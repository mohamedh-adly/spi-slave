==> flow/design.v <==
module SPImem(din, rx_valid, clk, rst_n, dout, tx_valid);
	input rx_valid, clk, rst_n;
	parameter MEM_DEPTH=256, ADDR_SIZE=8;
	input [ADDR_SIZE+1:0] din;
	output reg [ADDR_SIZE-1:0]dout;
	output reg tx_valid;
	reg [ADDR_SIZE-1:0] addr;
	reg sent;
	reg [ADDR_SIZE-1:0] mem [MEM_DEPTH-1:0];
	always @(posedge clk or negedge rst_n) begin
		if (~rst_n) begin
			dout<='b0;
			tx_valid<=0;
			sent<=0;
		end
		else if (rx_valid && din[9:8]!=2'b11) begin
			if (din[9:8]==2'b01) begin
				mem[addr]<=din[7:0];
				tx_valid<=0;
			end
			else begin
				addr<=din[7:0];
				tx_valid<=0;
				if (din[9:8]==2'b10) begin
					sent<=0;
				end
				else begin
					sent<=1;
				end
			end
		end
		else if (din[9:8]==2'b11 && sent==0) begin
			dout<=mem[addr];
			tx_valid<=1;
			sent<=1;
		end
		else begin
			tx_valid<=0;
		end
	end
endmodule
module SPIslav(MOSI, MISO, SS_n, clk, rst_n, rx_data, rx_valid, tx_data, tx_valid);
	parameter IDLE=3'b000, CHK_CMD=3'b001, WRITE=3'b010, READ_ADD=3'b011, READ_DATA=3'b100;
	input MOSI, SS_n, tx_valid, clk, rst_n;
	output reg MISO, rx_valid;
	input [7:0] tx_data;
	output reg [9:0] rx_data;
	reg [2:0] cs,ns;
	reg readflag;
	reg [3:0] counter;
	reg [9:0] addr_data;
	always @(posedge clk or negedge rst_n) begin
		if (~rst_n) begin
			MISO<=0;
			counter<=0;
			readflag<=0;
			addr_data<=0;
			rx_valid<=0;
			rx_data<=0;
			cs<=IDLE;
		end
		else begin
			cs<=ns;
			if (~SS_n) begin
				if (cs==IDLE) begin
					rx_valid<=0;
					MISO<=0;
				end
				else if (cs==CHK_CMD) begin
					rx_valid<=0;
					MISO<=0;				
				end
				else if (counter!=9 && cs!=READ_DATA) begin
					addr_data<={addr_data,MOSI};
					counter<=counter+1;
					rx_valid<=0;
					MISO<=0;
				end
				else if (cs==WRITE) begin
					rx_valid<=1;
					rx_data<={addr_data,MOSI};
					counter<=0;
				end
				else if (cs==READ_ADD) begin
					rx_valid<=1;
					rx_data<={addr_data,MOSI};
					counter<=0;
					readflag<=1;
				end
				else if (cs==READ_DATA) begin
					if (counter!=9 && readflag) begin
						addr_data<={addr_data,MOSI};
						counter<=counter+1;
						rx_valid<=0;
						MISO<=0;
					end
					else if (readflag) begin
						rx_valid<=1;
						rx_data<={addr_data,MOSI};
						readflag<=0;
					end
					else begin
						rx_valid<=0;
						rx_data<=0;
						if (~readflag && counter==9) begin
							counter<=0;
						end
						else if (tx_valid==1) begin
							addr_data[7:0]<=tx_data;
							MISO<=tx_data[7];
						end
						else begin
							{MISO, addr_data[6:1]}<=addr_data[6:0];
						end
					end
				end
				else begin
					rx_valid<=0;
					MISO<=0;
					counter<=0;
				end
			end
			else begin
				rx_valid<=0;
				MISO<=0;
				counter<=0;
			end
		end
	end
	always @(cs, SS_n, tx_valid, MOSI) begin
		case (cs)
			IDLE:
				if (~SS_n) begin
					ns=CHK_CMD;
				end
				else begin
					ns=IDLE;
				end
			CHK_CMD:
				if (~SS_n) begin
					if (~MOSI) begin
						ns=WRITE;
					end
					else if (~readflag) begin
						ns=READ_ADD;
					end
					else begin
						ns=READ_DATA;
					end
				end
				else begin
					ns=IDLE;
				end
			WRITE:
				if (~SS_n) begin
					ns=WRITE;
				end
				else begin
					ns=IDLE;
				end
			READ_ADD:
				if (~SS_n) begin
					ns=READ_ADD;
				end
				else begin
					ns=IDLE;
				end
			READ_DATA:
				if (~SS_n) begin
					ns=READ_DATA;
				end
				else begin
					ns=IDLE;
				end
			default: ns=IDLE;
		endcase
	end
endmodule
module SPIwrap(MOSI, SCK, SS_n, rst_n, MISO);
	input MOSI, SCK, SS_n, rst_n;
	output MISO;
	wire rx_valid, tx_valid;
	wire [7:0] tx_data;
	wire [9:0] rx_data;
	SPImem SPImem1(rx_data, rx_valid, SCK, rst_n, tx_data, tx_valid);
	SPIslav SPIslav1(MOSI, MISO, SS_n, SCK, rst_n, rx_data, rx_valid, tx_data, tx_valid);
endmodule
=== Reports on SPIwrap ===
What the tools print for SPIwrap, step after step.
Lines are those of the file above, counted from 1.
Operators carry their Yosys type and port widths (W data, S select, Z words).
Cell names lack the library's common part.
A cell with -- has no value.

* Design top: SPIwrap
* Clock: SCK
* Cell library: sky130hd
* Timing corner: tt_025C_1v80

=== Elaborated design ===
Yosys after proc, flatten, opt, wreduce and memory -nomap, before mapping. Print and check cells are not counted. Equal cells are merged and count once.

* Input port bits: 4
* Output and inout bits: 1
* Register bits after elaboration: 2095
* Cells after elaboration: 922

* Mux-type cells: 82
* Reduce/logical cells: 279
* Eq/ne operators: 281
* Add/subtract/negate cells: 1
* Bitwise gates (word level): 9

{| class="wikitable"
|+ Operator list
! operator !! number
|-
| $pmux W8 S256 || 1
|-
| $reduce_and A4 Y1 || 258
|-
| $eq A8 B8 Y1 const B || 128
|-
| $eq A8 B7 Y1 const B || 64
|-
| $eq A8 B6 Y1 const B || 32
|-
| $eq A8 B5 Y1 const B || 16
|-
| $eq A8 B4 Y1 const B || 8
|-
| $mux W1 || 51
|-
| $mux W10 || 5
|-
| $mux W6 || 8
|-
| $mux W4 || 10
|-
| $eq A8 B3 Y1 const B || 4
|-
| $eq A8 B2 Y1 const B || 2
|-
| $pmux W3 S5 || 1
|-
| $ne A7 B4 Y1 const B || 2
|-
| $ne A7 B7 Y1 const B || 2
|-
| $reduce_and A7 Y1 || 2
|-
| $mux W3 || 4
|-
| $ne A5 B2 Y1 const B || 2
|-
| $not A1 Y1 || 9
|-
| $reduce_and A9 Y1 || 1
|-
| $ne A2 B2 Y1 const B || 4
|-
| $reduce_bool A2 Y1 || 4
|-
| $eq A8 B1 Y1 const B || 1
|-
| $logic_not A8 Y1 || 1
|-
| $reduce_and A8 Y1 || 1
|-
| $ne A2 B1 Y1 const B || 3
|-
| $ne A3 B1 Y1 const B || 2
|}

Not listed: further kinds 16, cells in them 26.

=== Logic depth ===
Longest topological path by Yosys (ltp), each cell counted once; first at word level (registers and memories cut), then after technology mapping (sequential cells cut; the memories' decode and read muxes count).

* Depth after elaboration: 12
* ABC_AREA: 0
* Gate-level depth with buffers: 13
* Gate-level depth less buffers: 9

=== Synthesis result ===
Yosys stat after the flow's synthesis: flattened, memories mapped to cells. It holds for the ABC_AREA given above (unset counts as 0); a run with the other value may have another netlist.

* Sequential part of the area: 62766.4 um2
* Standard cells after synthesis: 4998
* Mapped flip-flops: 2097
* Mapped area: 79932.9 um2
* Buffer cells: 403

{| class="wikitable"
|+ Cell types
! cell type !! number !! total area (um2)
|-
| edfxtp_1 || 2056 || 6.17E+04
|-
| a22oi_1 || 472 || 3.54E+03
|-
| nand3_1 || 523 || 2617.51
|-
| nor2_1 || 306 || 1.15E+03
|-
| a32oi_1 || 123 || 1.08E+03
|-
| dfrtp_1 || 40 || 1000.96
|-
| nand4_1 || 157 || 982.192
|-
| o22ai_1 || 144 || 900.864
|-
| buf_2 || 151 || 755.725
|-
| clkbuf_1 || 153 || 574.301
|-
| a21oi_1 || 111 || 555.533
|-
| a22o_1 || 57 || 499.229
|-
| nor4_1 || 75 || 469.2
|-
| nor3_1 || 75 || 375.36
|-
| nand2_1 || 97 || 364.099
|-
| buf_1 || 82 || 307.795
|-
| or4_1 || 41 || 307.795
|-
| and3_1 || 40 || 250.24
|}

Other cell types: 52; their cells: 295.
By module: a second synthesis without flattening, with its own total; a netlist apart from the flattened one above.

* Cells (unflattened synthesis): 4664
* Area total of the unflattened synthesis: 78499.0 um2

Each row is one instance without its submodules.

{| class="wikitable"
|+ By module
! module !! sequential area (um2) !! area (um2) !! cells !! times used
|-
| SPImem || 61989.5 || 77001.4 || 4517 || 1
|-
| SPIslav || 777.0 || 1497.7 || 147 || 1
|-
| SPIwrap || 0.0 || 0.0 || 0 || 1
|}

=== Timing after synthesis ===
OpenSTA on the mapped netlist: ideal clock, no wires. The path of least setup slack (recovery checks aside). Input and output delay are each 20% of the period. Register names are those of the netlist, which keeps one name where synthesis merged equal registers.

* Path type: reg2reg
* From: register SPIslav1.rx_data[0]
* To: register SPImem1.addr[0]
* Data arrival time: 3.194 ns
* Buffers on the path: 0
* Delay of the path: 4.000 ns
* Stages: 1
* Period: 7.21 ns
* Required time: 6.404 ns
* Setup time: 0.806 ns
* Path slack: 3.210 ns
* Time at the first pin: 0.000 ns
* Period reached after synthesis: 4.0 ns

"delay of the path" is the arrival time less input delay plus setup time.
"stages": output pins that drive a net of the path, with the launching flip-flop's if there is one; two outputs of one cell count as two.
"period reached after synthesis" is the clock period less the worst setup slack; recovery checks do not enter. This is arithmetic on one report: input and output delays are still those of the set period (20% each).
A register here has more assigning lines than the two given.

* Cell sequence: dfrtp_1
* Length of the longest elaborated chain: 0
* Elaborated cells on any way between the ends: 0
* Source lines of those cells: 0

{| class="wikitable"
|+ RTL lines, path after synthesis
! what !! line !! text
|-
| start, declared || 47 || <nowiki>output reg [9:0] rx_data;</nowiki>
|-
| start, assigned || 81 || <nowiki>rx_data<={addr_data,MOSI};</nowiki>
|-
| start, assigned || 86 || <nowiki>rx_data<={addr_data,MOSI};</nowiki>
|-
| end, assigned || 22 || <nowiki>addr<=din[7:0];</nowiki>
|-
| end, declared || 7 || <nowiki>reg [ADDR_SIZE-1:0] addr;</nowiki>
|}

=== Timing after layout ===
From the final timing report of entry A: the path of least setup slack in the routed layout; clock arrival at registers is part of the times.

* Path type: reg2reg
* From: register SPImem1.addr[5]
* To: register SPImem1.dout[5]
* Buffers on the path: 6
* Data arrival time: 4.34 ns
* Time at the first pin: 0.91 ns
* Path slack: -0.23 ns
* Period: 3.32 ns
* Setup time: 0.12 ns
* Stages: 14
* Required time: 4.11 ns

The rows between start and end are the longest chain of elaborated cells between them; the timing report does not say that the signal goes this way. Where chains are equally long, one stands for them.
Each line given opens the expression or statement behind the cell; cells for indexed reads and writes are added by Yosys, which also makes memories of some case tables.

* Cell sequence: edfxtp_1 > buf_6 > buf_4 > buf_4 > nand4bb_2 > buf_6 > nor2_1 > a32o_1 > nor4_1 > nand3_1 > buf_12 > nor4_1 > buf_4 > a21oi_1
* Length of the longest elaborated chain: 2
* Elaborated cells on any way between the ends: 257
* Classes of those cells: eq/ne: 255; mux: 1; reduce/logical: 1

{| class="wikitable"
|+ RTL lines, path after layout
! what !! line !! text
|-
| start, declared || 7 || <nowiki>reg [ADDR_SIZE-1:0] addr;</nowiki>
|-
| start, assigned || 22 || <nowiki>addr<=din[7:0];</nowiki>
|-
| $eq A8 B8 Y1 || 33 || <nowiki>dout<=mem[addr];</nowiki>
|-
| $pmux W8 S256 || 33 ||
|-
| end, assigned || 12 || <nowiki>dout<='b0;</nowiki>
|-
| end, assigned || 33 ||
|-
| end, declared || 5 || <nowiki>output reg [ADDR_SIZE-1:0]dout;</nowiki>
|}

Lab notebook: SPIwrap

Measured results for SPIwrap: 2 stored runs of the Yosys and OpenROAD flow on sky130hd. The settings differ; the order carries no meaning. The constraints put input and output delay at 20% of the set period each and load the outputs with 0.01 pF.
"reached clock period" = clock period - worst setup slack. The figure is calculated, with input and output delays left at 20% of the set period.
"allowed time less slack (worst setup path)": the worst setup path's part of the clock period (all of it between registers, 20% less for each end at a port) less its slack. A launch clock that arrives late makes it longer, a capture clock that arrives late makes it shorter.
"total power after layout" is the tool's figure for a default switching activity; nothing was simulated.

=== Entry A ===
{| class="wikitable"
! Setting !! Value
|-
| period_ns || 3.32
|-
| CAP_MARGIN || 20
|-
| CORE_MARGIN || 2
|-
| CORE_UTILIZATION || 40
|-
| SLEW_MARGIN || 20
|-
! Result !! Value
|-
| Standard-cell area after routing || 101591.0 um2
|-
| Utilization in the final report || 0.51
|-
| Reached clock period || 3.550 ns
|-
| Setup slack of the worst path || -0.230 ns
|-
| Total power after layout || 52675 µW
|-
| Allowed time less slack (worst setup path) || 3.55 ns
|-
| Type of the worst setup path || reg2reg
|-
| Final setup TNS || -1.697 ns
|-
| Area inside the die boundary || 203424.0 um2
|-
| Chip area in the Yosys report || 79932.9 um2
|-
| Worst hold slack after layout || 0.382 ns
|}

=== Entry B ===
{| class="wikitable"
! Setting !! Value
|-
| period_ns || 3.78
|-
| CORE_UTILIZATION || 22
|-
| SETUP_SLACK_MARGIN || 0.43
|-
| PLACE_DENSITY || 0.76
|-
| HOLD_SLACK_MARGIN || -0.09
|-
| CORE_ASPECT_RATIO || 0.94
|-
| CORE_MARGIN || 9
|-
| CELL_PAD_IN_SITES_DETAIL_PLACEMENT || 2
|-
| ABC_AREA || 0
|-
| GPL_TIMING_DRIVEN || 0
|-
| GPL_ROUTABILITY_DRIVEN || 0
|-
| CTS_CLUSTER_SIZE || 30
|-
| MIN_ROUTING_LAYER || met2
|-
| MAX_ROUTING_LAYER || met4
|-
| CAP_MARGIN || 20
|-
| SLEW_MARGIN || 20
|}
No results, routing failed with GRT-0116.
